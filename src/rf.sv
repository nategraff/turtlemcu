==> flow/design.v <==
module rf(
	input  wire        clk,
	input  wire        rst_n,
	input  wire [2:0]  addr_a,
	input  wire [2:0]  addr_b,
	input  wire [15:0] din,
	input  wire [1:0]  write,
	output reg  [15:0] dout_a,
	output reg  [15:0] dout_b);
	reg [7:0][15:0] registers;
	always_comb begin
		dout_a = registers[addr_a];
		dout_b = registers[addr_b];
	end
	always @(posedge clk) begin
		if(~rst_n) begin
			registers <= 0;
		end else begin
			case(write)
				2'b01: registers[addr_a] <= din;
				2'b10: registers[addr_a][15:8] <= din[15:8];
				2'b11:  registers[addr_a][7:0] <= din[7:0];
				default: begin end
			endcase
		end
	end
endmodule
# --- Tool chain data of rf ---
# The steps from the RTL of rf to its reports follow in flow order.
# Lines are those of the file above, counted from 1.
setup:
  design: "rf"
  clk_port: "clk"
  cell_library: "sky130hd"
  pvt_corner: "tt_025C_1v80"

# --- After elaboration ---
# Counts by Yosys on the flattened word-level netlist (proc, flatten, opt, wreduce; memories kept). Register bits leave out memories and registers merged into their read ports (data or address). Print and check cells are left out. Cells with the same type and inputs are merged into one.
op_classes:
  addsub: 3
  n_eq: 3
  shifts: 8
  n_mux: 1
  bitwise: 9
  n_reduce_logical: 1
ops:
  columns: ["operator", "n"]
  rows:
  - ["128-bit AND", 3]
  - ["128-bit OR", 3]
  - ["128-bit NOT", 3]
  - ["128-bit parallel mux with 3-bit select", 1]
  - ["128-bit by 8-bit variable part select with 16-bit output", 2]
  - ["8-bit by 33-bit variable shift with 128-bit output", 2]
  - ["8-bit by 33-bit variable shift with 128-bit output (first input constant)", 2]
  - ["16-bit by 33-bit variable shift with 128-bit output", 1]
  - ["16-bit by 33-bit variable shift with 128-bit output (first input constant)", 1]
  - ["7-bit negator with 33-bit output", 1]
  - ["8-bit negator with 33-bit output", 1]
  - ["7-bit by 4-bit adder with 8-bit output (second input constant)", 1]
  - ["2-bit == test (second input constant)", 2]
  - ["3-bit nonzero test", 1]
  - ["2-bit by 1-bit == test with 1-bit output (second input constant)", 1]
bits:
  regBits: 128
  input_bits: 26
  output_inout_bits: 32

# --- Longest topological paths ---
# Depth = most cells in a row (Yosys ltp): at word level without a register or memory, in the mapped netlist without a sequential cell, where the memories' decode and read muxes count.
depth:
  depth_word: 7
  abc_area: 0
  depth_mapped: 12
  ltp_nobuf: 9

# --- Netlist ---
# Source: synth_stat.txt of the flow (Yosys; design flattened, memories mapped). It holds for the ABC_AREA given above (unset counts as 0); a run with the other value may have another netlist.
by_type:
  columns: ["cell", "n"]
  rows:
  - ["sky130_fd_sc_hd__dfxtp_1", 128]
  - ["sky130_fd_sc_hd__mux4_2", 64]
  - ["sky130_fd_sc_hd__nand2_1", 96]
  - ["sky130_fd_sc_hd__o2bb2ai_1", 40]
  - ["sky130_fd_sc_hd__a22oi_1", 40]
  - ["sky130_fd_sc_hd__nor2_1", 67]
  - ["sky130_fd_sc_hd__mux2_2", 16]
  - ["sky130_fd_sc_hd__a22o_1", 16]
  - ["sky130_fd_sc_hd__ha_1", 9]
  - ["sky130_fd_sc_hd__nand2b_1", 18]
  - ["sky130_fd_sc_hd__clkbuf_1", 29]
  - ["sky130_fd_sc_hd__a21oi_1", 20]
  - ["sky130_fd_sc_hd__o21ai_0", 13]
  - ["sky130_fd_sc_hd__a32o_1", 6]
  - ["sky130_fd_sc_hd__buf_2", 10]
  - ["sky130_fd_sc_hd__or2_2", 7]
  - ["sky130_fd_sc_hd__buf_1", 8]
  - ["sky130_fd_sc_hd__a31o_2", 3]
# Other cell types: 35; their cells: 55.
synth_totals:
  cells: 645
  synth_area_um2: 6720.2
  seqArea_um2: 2562.5
  ff_cells: 128

# --- Worst setup path after synthesis ---
# Source: OpenSTA report_checks on the synthesized netlist (no wires, ideal clock, input and output delay 20% of the period each), path of least setup slack; recovery checks are left aside. Register names are those of the netlist, which keeps one name where synthesis merged equal registers.
synth_path:
  path_type: "input-to-reg"
  startpoint: "input addr_a[2]"
  endpoint: "register registers"
  period_ps: 3820
  launch_ps: 764
  arrival_time_ps: 3415
  required_time_ps: 3749
  setup_slack_ps: 334
  path_delay_ps: 2722
  stages: 11
  synth_period_reached_ps: 3486
# "path_delay_ps" = arrival - input delay + setup time.
# "stages" counts driving pins, that of a launching flip-flop among them; a cell with two outputs on the path counts twice.
# "synth_period_reached_ps" = period - worst setup slack (recovery checks aside). The figure is calculated, with input and output delays left at 20% of the set period.
# An end named without its bit number is one bit of that signal or, where synthesis recoded a state register, one of its new flip-flops.
# At most two assigning lines are given for a register; there are more.
synth_via:
  cell_sequence: "sky130_fd_sc_hd__clkbuf_1 -> sky130_fd_sc_hd__buf_1 -> sky130_fd_sc_hd__clkinv_1 -> sky130_fd_sc_hd__clkbuf_1 -> sky130_fd_sc_hd__ha_1 -> sky130_fd_sc_hd__inv_1 -> sky130_fd_sc_hd__ha_1 -> sky130_fd_sc_hd__or3_1 -> sky130_fd_sc_hd__nor4b_1 -> sky130_fd_sc_hd__nor2_1 -> sky130_fd_sc_hd__o2bb2ai_1"
synth_rtl:
  columns: ["item", "line", "source"]
  rows:
  - ["from (decl)", 4, "input wire [2:0] addr_a,"]
  - ["to (assign)", 20, "2'b01: registers[addr_a] <= din;"]
  - ["to (assign)", 21, "2'b10: registers[addr_a][15:8] <= din[15:8];"]
  - ["to (decl)", 10, "reg [7:0][15:0] registers;"]
# No chain of elaborated cells between the ends is given.

# --- Worst path after layout ---
# From the final timing report of run 1: the path of least setup slack in the routed layout; clock arrival at registers is part of the times.
# The path's times are printed in steps of 10 ps; the period is the one set.
layout_path:
  path_type: "input-to-output"
  startpoint: "input addr_b[1]"
  endpoint: "output dout_b[15]"
  period_ps: 5860
  launch_ps: 1170
  arrival_time_ps: 3460
  required_time_ps: 4690
  setup_slack_ps: 1220
  stages: 5
# Between the ends stands the longest chain of elaborated cells between them, by number of cells; it is not shown to be the way that was timed. Of several equally long chains one is given.
# Each line given opens the expression or statement behind the cell; cells for indexed reads and writes are added by Yosys, which also makes memories of some case tables.
layout_via:
  cell_sequence: "sky130_fd_sc_hd__clkdlybuf4s50_1 -> sky130_fd_sc_hd__buf_4 -> sky130_fd_sc_hd__mux4_2 -> sky130_fd_sc_hd__mux2_2 -> sky130_fd_sc_hd__clkdlybuf4s50_1"
  elab_chain_len: 1
  cells_between: 1
layout_rtl:
  columns: ["item", "line", "source"]
  rows:
  - ["from (decl)", 5, "input wire [2:0] addr_b,"]
  - ["128-bit by 8-bit variable part select with 16-bit output", 13, "dout_b = registers[addr_b];"]
  - ["to (decl)", 9, "output reg [15:0] dout_b);"]

# Settings and measured results of 2 stored flow runs for module rf (sky130hd), not sorted in any way. The constraints put input and output delay at 20% of the set period each and load the outputs with 0.01 pF.
# "achievedPeriod_ps" is the run's clock period less its worst setup slack. It is reckoned from that one timing run; input and output delays stay at 20% of the period that was set.
# "worst_path_time_ps" means the part of the period allowed to the worst setup path (the constraints hold back 20% at inputs and 20% at outputs) less its slack; where the path has registers, the arrival times of their clocks count too.
# "fin_power_w" is the tool's figure for a default switching activity; nothing was simulated.
# "worst_path_time_ps" is known to 10 ps.
runs:
  - name: "run 1"
    settings:
      period_ns: 5.86
      CAP_MARGIN: 20
      CORE_MARGIN: 2
      CORE_UTILIZATION: 40
      SLEW_MARGIN: 20
    results:
      final_setup_tns_ps: 0
      achievedPeriod_ps: 4636
      timing.hold.ws_ps: 471
      fin_power_w: 0.002129
      stdcell_area_um2: 7998.9
      design_die_area_um2: 17853.0
      yosys.chip_area_um2: 6720.2
      final_util_pct: 48.4
      ws_setup_ps: 1224
      worst_path_time_ps: 2290
      critical_path_kind: "input-to-output"
  - name: "run 2"
    settings:
      period_ns: 5.47
      CORE_UTILIZATION: 30
      PLACE_DENSITY_LB_ADDON: 0.29
      HOLD_SLACK_MARGIN: -0.07
      CORE_ASPECT_RATIO: 1.16
      CELL_PAD_IN_SITES_GLOBAL_PLACEMENT: 1
      GPL_ROUTABILITY_DRIVEN: 0
      CAP_MARGIN: 40
      SLEW_MARGIN: 40
      MIN_ROUTING_LAYER: "met1"
      MAX_ROUTING_LAYER: "met4"
      CORE_MARGIN: 2
    results:
      final_setup_tns_ps: 0
      achievedPeriod_ps: 4422
      timing.hold.ws_ps: 468
      fin_power_w: 0.002379
      stdcell_area_um2: 8209.1
      design_die_area_um2: 23617.1
      yosys.chip_area_um2: 6720.2
      final_util_pct: 37.6
      ws_setup_ps: 1048
      worst_path_time_ps: 2230
      critical_path_kind: "input-to-output"
